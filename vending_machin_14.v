==> flow/design.v <==
module vending_machine(clk,reset,coin,product1,product2,coin_out,button1,button2);
	 input [1:0]coin;   
	 input clk,reset;
	 input button1,button2;   
	 reg [1:0]p_state,n_state;   
	 output reg product1,product2;    
	 output reg[1:0]coin_out;  
	 parameter s1=2'b00,
				  s2=2'b01,
				  s3=2'b10;
initial
begin
n_state=s1;
end
always@(posedge clk)
begin
		if(reset==1 & clk==1)
			begin
			n_state=s1;
			product1=0;
			product2=0;
			coin_out=coin;
			end
		else
			begin
			p_state=n_state;
				case(p_state)
					s1:begin
							if(coin==2'b0) 
								begin
								n_state=s1;
								product1=0;
								product2=0;
								coin_out=2'b0;
								end
							else if(coin==2'b01) 
							begin
							#100;
							if( button1==0 & button2==0)
								begin
								n_state=s2;
								product1=0;
								product2=0;
								coin_out=2'b0;
								end
							else if( button1==1 & button2==0)
								begin
								n_state=s1;
								product1=1;
								product2=0;
								coin_out=2'b0;
								end
							else if( button1==0 & button2==1)
								begin
								n_state=s1;
								product1=0;
								product2=0;
								coin_out=2'b01;
								end
							else if( button1==1 & button2==1)
								begin
								n_state=s1;
								product1=1;
								product2=0;
								coin_out=2'b01;
								end
							end
							else if(coin==2'b10)
							begin
							#100;
							if(button1==0 & button2==0)
								begin
								n_state=s3;
								product1=0;
								product2=0;
								coin_out=2'b0;
								end
							else if(button1==1 & button2==0)
								begin
								n_state=s1;
								product1=1;
								product2=0;
								coin_out=2'b00;
								end
							else if(button1==0 & button2==1)
								begin
								n_state=s1;
								product1=0;
								product2=1;
								coin_out=2'b0;
								end
							else if(button1==1 & button2==1)
								begin
								n_state=s1;
								product1=0;
								product2=1;
								coin_out=2'b0;
								end
							end	
						end
					s2:begin
							if(coin==2'b0)
							begin 
							#100;
							if( button1==0 & button2==0)
								begin
								n_state=s1;
								product1=0;
								product2=0;
								coin_out=2'b01;
								end
							else if( button1==1 & button2==0)
								begin
								n_state=s1;
								product1=1;
								product2=0;
								coin_out=2'b0;
								end
							else if( button1==0 & button2==1)
								begin
								n_state=s1;
								product1=0;
								product2=0;
								coin_out=2'b01;
								end
							else if( button1==1 & button2==1)
								begin
								n_state=s1;
								product1=1;
								product2=0;
								coin_out=2'b0;
								end
							end
							else if(coin==2'b01)
							begin
							#100;
							if( button1==0 & button2==0)
								begin
								n_state=s3;
								product1=0;
								product2=0;
								coin_out=2'b0;
								end
						   else if( button1==1 & button2==0)
								begin
								n_state=s1;
								product1=1;
								product2=0;
								coin_out=2'b01;
								end
							else if( button1==0 & button2==1)
								begin
								n_state=s1;
								product1=0;
								product2=1;
								coin_out=2'b0;
								end
							else if( button1==1 & button2==1)
								begin
								n_state=s1;
								product1=0;
								product2=1;
								coin_out=2'b01;
								end
							end
							else if(coin==2'b10)
							begin
							#100;
							if( button1==1 & button2==1)
								begin
								n_state=s1;
								product1=1;
								product2=1;
								coin_out=2'b0;
								end
							else if( button1==1 & button2==0)
								begin
								n_state=s1;
								product1=1;
								product2=0;
								coin_out=2'b10;
								end
							else if( button1==0 & button2==1)
								begin
								n_state=s1;
								product1=0;
								product2=1;
								coin_out=2'b01;
								end
							else if( button1==0 & button2==0)
								begin
								n_state=s3;
								product1=0;
								product2=0;
								coin_out=2'b01;
								end
							end	
						end
					s3:begin
							if(coin==2'b0)
							begin 
							#100;
							if( button1==0 & button2==0)
								begin
								n_state=s1;
								product1=0;
								product2=0;
								coin_out=2'b10;
								end
							else if(button1==1 & button2==0)
								begin
								n_state=s1;
								product1=1;
								product2=0;
								coin_out=2'b01;
								end
							else if( button1==0 & button2==1)
								begin
								n_state=s1;
								product1=0;
								product2=1;
								coin_out=2'b00;
								end
							else if( button1==1 & button2==1)
								begin
								n_state=s1;
								product1=0;
								product2=1;
								coin_out=2'b00;
								end
							end
							else if(coin==2'b01)
							begin 
							#100;
							if( button1==1 & button2==0)
								begin
								n_state=s1;
								product1=1;
								product2=0;
								coin_out=2'b10;
								end
							else if( button1==0 & button2==1)
								begin
								n_state=s1;
								product1=0;
								product2=1;
								coin_out=2'b01;
								end
							else if( button1==1 & button2==1)
								begin
								n_state=s1;
								product1=1;
								product2=1;
								coin_out=2'b0;
								end
							else if( button1==0 & button2==0)
								begin
								n_state=s2;
								product1=0;
								product2=0;
								coin_out=2'b10;
								end
							end
							else if(coin==2'b10)
							begin 
							#100;
							if( button1==1 & button2==0)
								begin
								n_state=s2;
								product1=1;
								product2=0;
								coin_out=2'b10;
								end
							else if( button1==0 & button2==1)
								begin
								n_state=s1;
								product1=0;
								product2=1;
								coin_out=2'b10;
								end
							else if( button1==1 & button2==1)
								begin
								n_state=s1;
								product1=1;
								product2=1;
								coin_out=2'b01;
								end
							else if( button1==0 & button2==0)
								begin
								n_state=s3;
								product1=0;
								product2=0;
								coin_out=2'b10;
								end
							end
						end
					default:begin
								coin_out=coin;
								n_state=s1;
								end
					endcase
			end
	end
endmodule
* Step by step through the tools: vending_machine
Tool output for the design above, in the order of the flow.
Line numbers count from 1 in the design file above.
Cell names lack the library's common part.
Not given: -
- Top module :: vending_machine
- Clock port :: clk
- Cell library :: sky130hd
- Library corner :: tt_025C_1v80

* Elaborated design
Source: Yosys, flattened and elaborated, memories not mapped. Widths are those after wreduce. Registers that Yosys merges into a memory's read port (data or address) are not register bits. Print and check cells do not count. Equal cells are merged and count once.
- Register bits after elaboration :: 6
- Bits of input ports :: 6
- Word-level cells :: 143
- Equality and inequality tests :: 12
- Muxes and demuxes :: 114
- Bitwise operators :: 7
- Reductions and logical operators :: 6
** Operators with widths (count)
- two-way mux 2 bit :: 62
- two-way mux 1 bit :: 48
- inequality test 5 bit with constant B :: 3
- inequality test 4 bit with constant B :: 3
- AND reduction 4 bit :: 3
- parallel mux 2 bit (select 3 bit) :: 2
- inequality test 8 bit with constant B :: 1
- inequality test 7 bit with constant B :: 1
- parallel mux 1 bit (select 3 bit) :: 2
- bitwise AND 1 bit :: 5
- == test 2 x 1 -> 1 bit with constant B :: 2
- == test 2 bit with constant B :: 2
- zero test 2 bit :: 2
- nonzero test 3 bit :: 1
- NOT 1 bit :: 2

* Depth
Longest topological path by Yosys (ltp), each cell counted once; first at word level (registers and memories cut), then after technology mapping (sequential cells cut; the memories' decode and read muxes count).
- Depth after elaboration :: 11
- ABC_AREA :: 0
- Depth in mapped cells :: 9
- Mapped depth without buffers :: 7

* Synthesis result
Source: synth_stat.txt of the flow (Yosys; design flattened, memories mapped). It holds for the ABC_AREA given above (unset counts as 0); a run with the other value may have another netlist.
Totals and module areas in this step are rounded.
** Cell types
- ha_1 :: count 14, area in all 175.168 um2
- dfxtp_1 :: count 4, area in all 80.077 um2
- edfxtp_1 :: count 2, area in all 60.058 um2
- nor2_1 :: count 13, area in all 48.797 um2
- a31oi_1 :: count 7, area in all 43.792 um2
- nand2_1 :: count 10, area in all 37.536 um2
- a21oi_1 :: count 7, area in all 35.034 um2
- o21ai_0 :: count 7, area in all 35.034 um2
- inv_1 :: count 8, area in all 30.029 um2
- nand3_1 :: count 6, area in all 30.029 um2
- o2111ai_1 :: count 3, area in all 26.275 um2
- nor3_1 :: count 5, area in all 25.024 um2
- clkbuf_1 :: count 6, area in all 22.522 um2
- o31ai_1 :: count 3, area in all 22.522 um2
- o22ai_1 :: count 3, area in all 18.768 um2
- a22o_1 :: count 2, area in all 17.517 um2
- a2111o_1 :: count 1, area in all 11.261 um2
- buf_6 :: count 1, area in all 11.261 um2
Other cell types: 28; their cells: 29.
- Mapped cells :: 131
- Synthesis area :: 962 um2
- Area of sequential cells :: 140 um2
- Flip-flop cells :: 6
- Buffer cells :: 9

Subject: flow runs of vending_machine

Hi,

vending_machine through Yosys and OpenROAD on sky130hd: 2 stored runs, unordered, with their settings. The constraints put input and output delay at 20% of the set period each and load the outputs with 0.01 pF.

** Record 1
- Settings :: period_ns=1.7; CORE_UTILIZATION=20; SETUP_SLACK_MARGIN=0.11; CORE_ASPECT_RATIO=0.8; CELL_PAD_IN_SITES_GLOBAL_PLACEMENT=1; TNS_END_PERCENT=35; ABC_AREA=0; GPL_TIMING_DRIVEN=0; CTS_CLUSTER_DIAMETER=288; MAX_ROUTING_LAYER=met5; CAP_MARGIN=20; CORE_MARGIN=2; SLEW_MARGIN=20
- Outcome :: incomplete, clock tree synthesis halted on a tool error

** Record 2
- Settings :: period_ns=2.29; CORE_UTILIZATION=65; SETUP_SLACK_MARGIN=0.58; PLACE_DENSITY=0.36; HOLD_SLACK_MARGIN=0.02; CORE_ASPECT_RATIO=1.18; CORE_MARGIN=9; CELL_PAD_IN_SITES_GLOBAL_PLACEMENT=3; TNS_END_PERCENT=40; ABC_AREA=0; GPL_ROUTABILITY_DRIVEN=0; CTS_CLUSTER_DIAMETER=363; SLEW_MARGIN=10; CAP_MARGIN=20
- Outcome :: incomplete, placement halted on GPL-0301

Regards
